==> flow/design.v <==
`timescale 1ns / 1ps
module LFSR #(
    parameter OUT_WIDTH = 128
)(
    input                    clk,
    input                    resetn,
    input  [15          : 0] in_init,
    output [OUT_WIDTH-1 : 0] out
    );
    logic [OUT_WIDTH-1 : 0] LFSR_reg;
    always @(posedge clk) begin
        if (~resetn) begin
            LFSR_reg[15 : 0]           <= in_init;
            LFSR_reg[OUT_WIDTH-1 : 16] <= 'b0;
        end else begin
            LFSR_reg[OUT_WIDTH-1 : 1]  <= LFSR_reg[OUT_WIDTH-2 : 0];
            LFSR_reg[0]                <= LFSR_reg[10] ^ LFSR_reg[12] ^ LFSR_reg[13] ^ LFSR_reg[15] ^ LFSR_reg[OUT_WIDTH-1];
        end
    end
    assign out = LFSR_reg;
endmodule
Reports on LFSR --
Tool output for the design above, in the order of the flow. Line numbers count from 1 in the design file above. A cell with - has no value.
Design: design top LFSR, clock port clk, cell library sky130hd, library corner tt_025C_1v80

After elaboration --
Counts by Yosys on the flattened word-level netlist (proc, flatten, opt, wreduce; memories kept). Register bits leave out memories and registers merged into their read ports (data or address); mux counts leave out enables and synchronous resets folded into registers. Print and check cells are left out. Cells with the same type and inputs are merged into one.
Word-level totals: bits in registers 128, input bits 18, elaborated cells 8
Operators by class: muxes and demuxes 2, bitwise gates (word level) 4
Operators by type and width (number):
- two-way mux 15 bit | 1
- bitwise XOR 1 bit | 4
- two-way mux 1 bit | 1

Logic depth --
Longest topological path by Yosys (ltp), each cell counted once; first at word level (registers and memories cut), then after technology mapping (sequential cells cut; the memories' decode and read muxes count).
Depth: depth after elaboration 5, ABC_AREA 0, gate-level depth with buffers 3, mapped depth without buffers 3

Synthesis result --
Source: synth_stat.txt of the flow (Yosys; design flattened, memories mapped). It holds for the ABC_AREA given above (unset counts as 0); a run with the other value may have another netlist. The area totals of this step are shown rounded.
Mapped netlist: standard cells after synthesis 273, chip area (Yosys) 3557 µm², sequential area 2562 µm², mapped flip-flops 128
Cells by type:
- sky130_fd_sc_hd__dfxtp_1 | number 128, area in all 2.56E+03 µm²
- sky130_fd_sc_hd__and2_1 | number 112, area in all 700.672 µm²
- sky130_fd_sc_hd__mux2_2 | number 15, area in all 168.912 µm²
- sky130_fd_sc_hd__clkbuf_1 | number 11, area in all 41.29 µm²
- sky130_fd_sc_hd__xnor3_1 | number 1, area in all 22.522 µm²
- sky130_fd_sc_hd__xor2_2 | number 1, area in all 16.266 µm²
- sky130_fd_sc_hd__mux2_4 | number 1, area in all 15.014 µm²
- sky130_fd_sc_hd__buf_6 | number 1, area in all 11.261 µm²
- sky130_fd_sc_hd__buf_2 | number 2, area in all 10.01 µm²
- sky130_fd_sc_hd__xnor2_1 | number 1, area in all 8.758 µm²

Timing after synthesis --
Path of least setup slack by OpenSTA after synthesis, without wires, with an ideal clock, recovery checks aside; 20% of the period is set as input and as output delay. Where synthesis merged equal registers, the netlist keeps one of their names.
Timing after synthesis: path type register to register, start point register LFSR_reg[13], end point register LFSR_reg[0], clock period 1.44 ns, library setup time 0.121 ns, launch time at the first pin 0.000 ns, data arrival time 1.150 ns, required time 1.319 ns, setup slack 0.168 ns, path delay 1.271 ns, stages on the path 4, buffers on the path 0, synthesis period reached 1.272 ns
"path delay" = arrival - input delay + setup time. "stages on the path" counts driving pins, that of a launching flip-flop among them; a cell with two outputs on the path counts twice. "synthesis period reached" = period - worst setup slack (recovery checks aside). The figure is calculated, with input and output delays left at 20% of the set period. The rows between start and end are the longest chain of elaborated cells between them; the timing report does not say that the signal goes this way. Where chains are equally long, one stands for them. Each line given opens the expression or statement behind the cell; cells for indexed reads and writes are added by Yosys, which also makes memories of some case tables.
Between the ends, after synthesis: cells stage by stage sky130_fd_sc_hd__dfxtp_1 sky130_fd_sc_hd__xnor3_1 sky130_fd_sc_hd__xnor2_1 sky130_fd_sc_hd__mux2_4, cells in the longest elaborated chain 4
RTL lines, path after synthesis:
- start, declared | line 10 | logic [OUT_WIDTH-1 : 0] LFSR_reg;
- start, assigned | line 13 | LFSR_reg[15 : 0]           <= in_init;
- start, assigned | line 16 | LFSR_reg[OUT_WIDTH-1 : 1]  <= LFSR_reg[OUT_WIDTH-2 : 0];
- bitwise XOR 1 bit (3 in a row) | line 17 | LFSR_reg[0]                <= LFSR_reg[10] ^ LFSR_reg[12] ^ LFSR_reg[13] ^ LFSR_reg[15] ^ LFSR_reg[OUT_WIDTH-1 ...
- two-way mux 1 bit | line 12 | if (~resetn) begin
- end, assigned | line 13
- end, assigned | line 17
- end, declared | line 10

Path in the finished layout --
Path of least setup slack in the final report of flow run 2 (OpenROAD, finished layout, wires in). Where an end is a register, its clock arrival counts in the times.
Timing after layout: path type register to output, start point register LFSR_reg[10], end point output out[10], clock period 1.41 ns, external output delay 0.28 ns, launch time at the first pin 0.50 ns, data arrival time 1.17 ns, required time 1.13 ns, setup slack -0.04 ns, stages on the path 2, buffers on the path 1
Between the ends, after layout: cells stage by stage sky130_fd_sc_hd__dfxtp_1 sky130_fd_sc_hd__dlygate4sd2_1, cells in the longest elaborated chain 0
RTL lines, path after layout:
- start, declared | line 10 | logic [OUT_WIDTH-1 : 0] LFSR_reg;
- start, assigned | line 13 | LFSR_reg[15 : 0]           <= in_init;
- start, assigned | line 16 | LFSR_reg[OUT_WIDTH-1 : 1]  <= LFSR_reg[OUT_WIDTH-2 : 0];
- end, declared | line 8 | output [OUT_WIDTH-1 : 0] out

FLOW RESULTS
============

Top module LFSR; platform sky130hd; tools Yosys and OpenROAD; 2 stored runs in no particular order. Input and output delays are each 20% of the period that was set; the output load is 0.01 pF.
"reached clock period": clock period set for the run, less the worst setup slack. It is reckoned from that one timing run; input and output delays stay at 20% of the period that was set.
By "worst path time" is meant the share of the clock period that the worst setup path is allowed (20% is reserved at inputs, 20% at outputs), minus its slack. Clock arrival times at its registers enter into it.
"total power of the final layout": no workload was simulated; the value follows from the tool's default switching activity.
The measured numbers are rounded.

[flow run 1] flow files
==> flow/run.sh <==
#!/bin/bash
# the make line also repeats the synthesis and layout settings of config.mk as NAME=value (left out here)
make -C /OpenROAD-flow-scripts/flow DESIGN_CONFIG=/design/flow/config.mk WORK_HOME=/design/flow/orfs CLKGATE_MAP_FILE= finish
==> flow/config.mk <==
export PLATFORM = sky130hd
export DESIGN_NAME = LFSR
export DESIGN_NICKNAME = LFSR
export VERILOG_FILES = /design/flow/design.v
export SDC_FILE = /design/flow/constraint.sdc
export NUM_CORES = 4
export LEC_CHECK = 0
export CAP_MARGIN = 20
export CORE_MARGIN = 2
export CORE_UTILIZATION = 68
export SLEW_MARGIN = 20
==> flow/constraint.sdc <==
create_clock -name core_clock -period 1.46 [get_ports {clk}]
set_input_delay 0.2920 -clock core_clock [delete_from_list [all_inputs] [get_ports {clk}]]
set_output_delay 0.2920 -clock core_clock [all_outputs]
set_load 0.01 [all_outputs]

[flow run 1] result: not finished: placement ended with error GPL-0301

[flow run 2] flow files
==> flow/run.sh <==
#!/bin/bash
# the make line also repeats the synthesis and layout settings of config.mk as NAME=value (left out here)
make -C /OpenROAD-flow-scripts/flow DESIGN_CONFIG=/design/flow/config.mk WORK_HOME=/design/flow/orfs CLKGATE_MAP_FILE= finish
==> flow/config.mk <==
export PLATFORM = sky130hd
export DESIGN_NAME = LFSR
export DESIGN_NICKNAME = LFSR
export VERILOG_FILES = /design/flow/design.v
export SDC_FILE = /design/flow/constraint.sdc
export NUM_CORES = 4
export LEC_CHECK = 0
export ABC_AREA = 0
export CAP_MARGIN = 40
export CELL_PAD_IN_SITES_DETAIL_PLACEMENT = 1
export CELL_PAD_IN_SITES_GLOBAL_PLACEMENT = 1
export CORE_MARGIN = 2
export CORE_UTILIZATION = 37
export GPL_TIMING_DRIVEN = 0
export MAX_ROUTING_LAYER = met5
export PLACE_DENSITY_LB_ADDON = 0.09
export SETUP_SLACK_MARGIN = -0.13
export SLEW_MARGIN = 20
==> flow/constraint.sdc <==
create_clock -name core_clock -period 1.41 [get_ports {clk}]
set_input_delay 0.2820 -clock core_clock [delete_from_list [all_inputs] [get_ports {clk}]]
set_output_delay 0.2820 -clock core_clock [all_outputs]
set_load 0.01 [all_outputs]

[flow run 2] result: area of the synthesized netlist 3,557 µm²; overall die area 10,410 µm²; standard-cell area after layout 5,619 µm²; final design utilization 60.5 %; lowest setup slack -0.043 ns; summed negative setup slack -0.191 ns; worst hold slack in the final report 0.089 ns; total power of the final layout 8,510 uW; reached clock period 1.453 ns; worst path time 1.17 ns; worst setup path type register to output
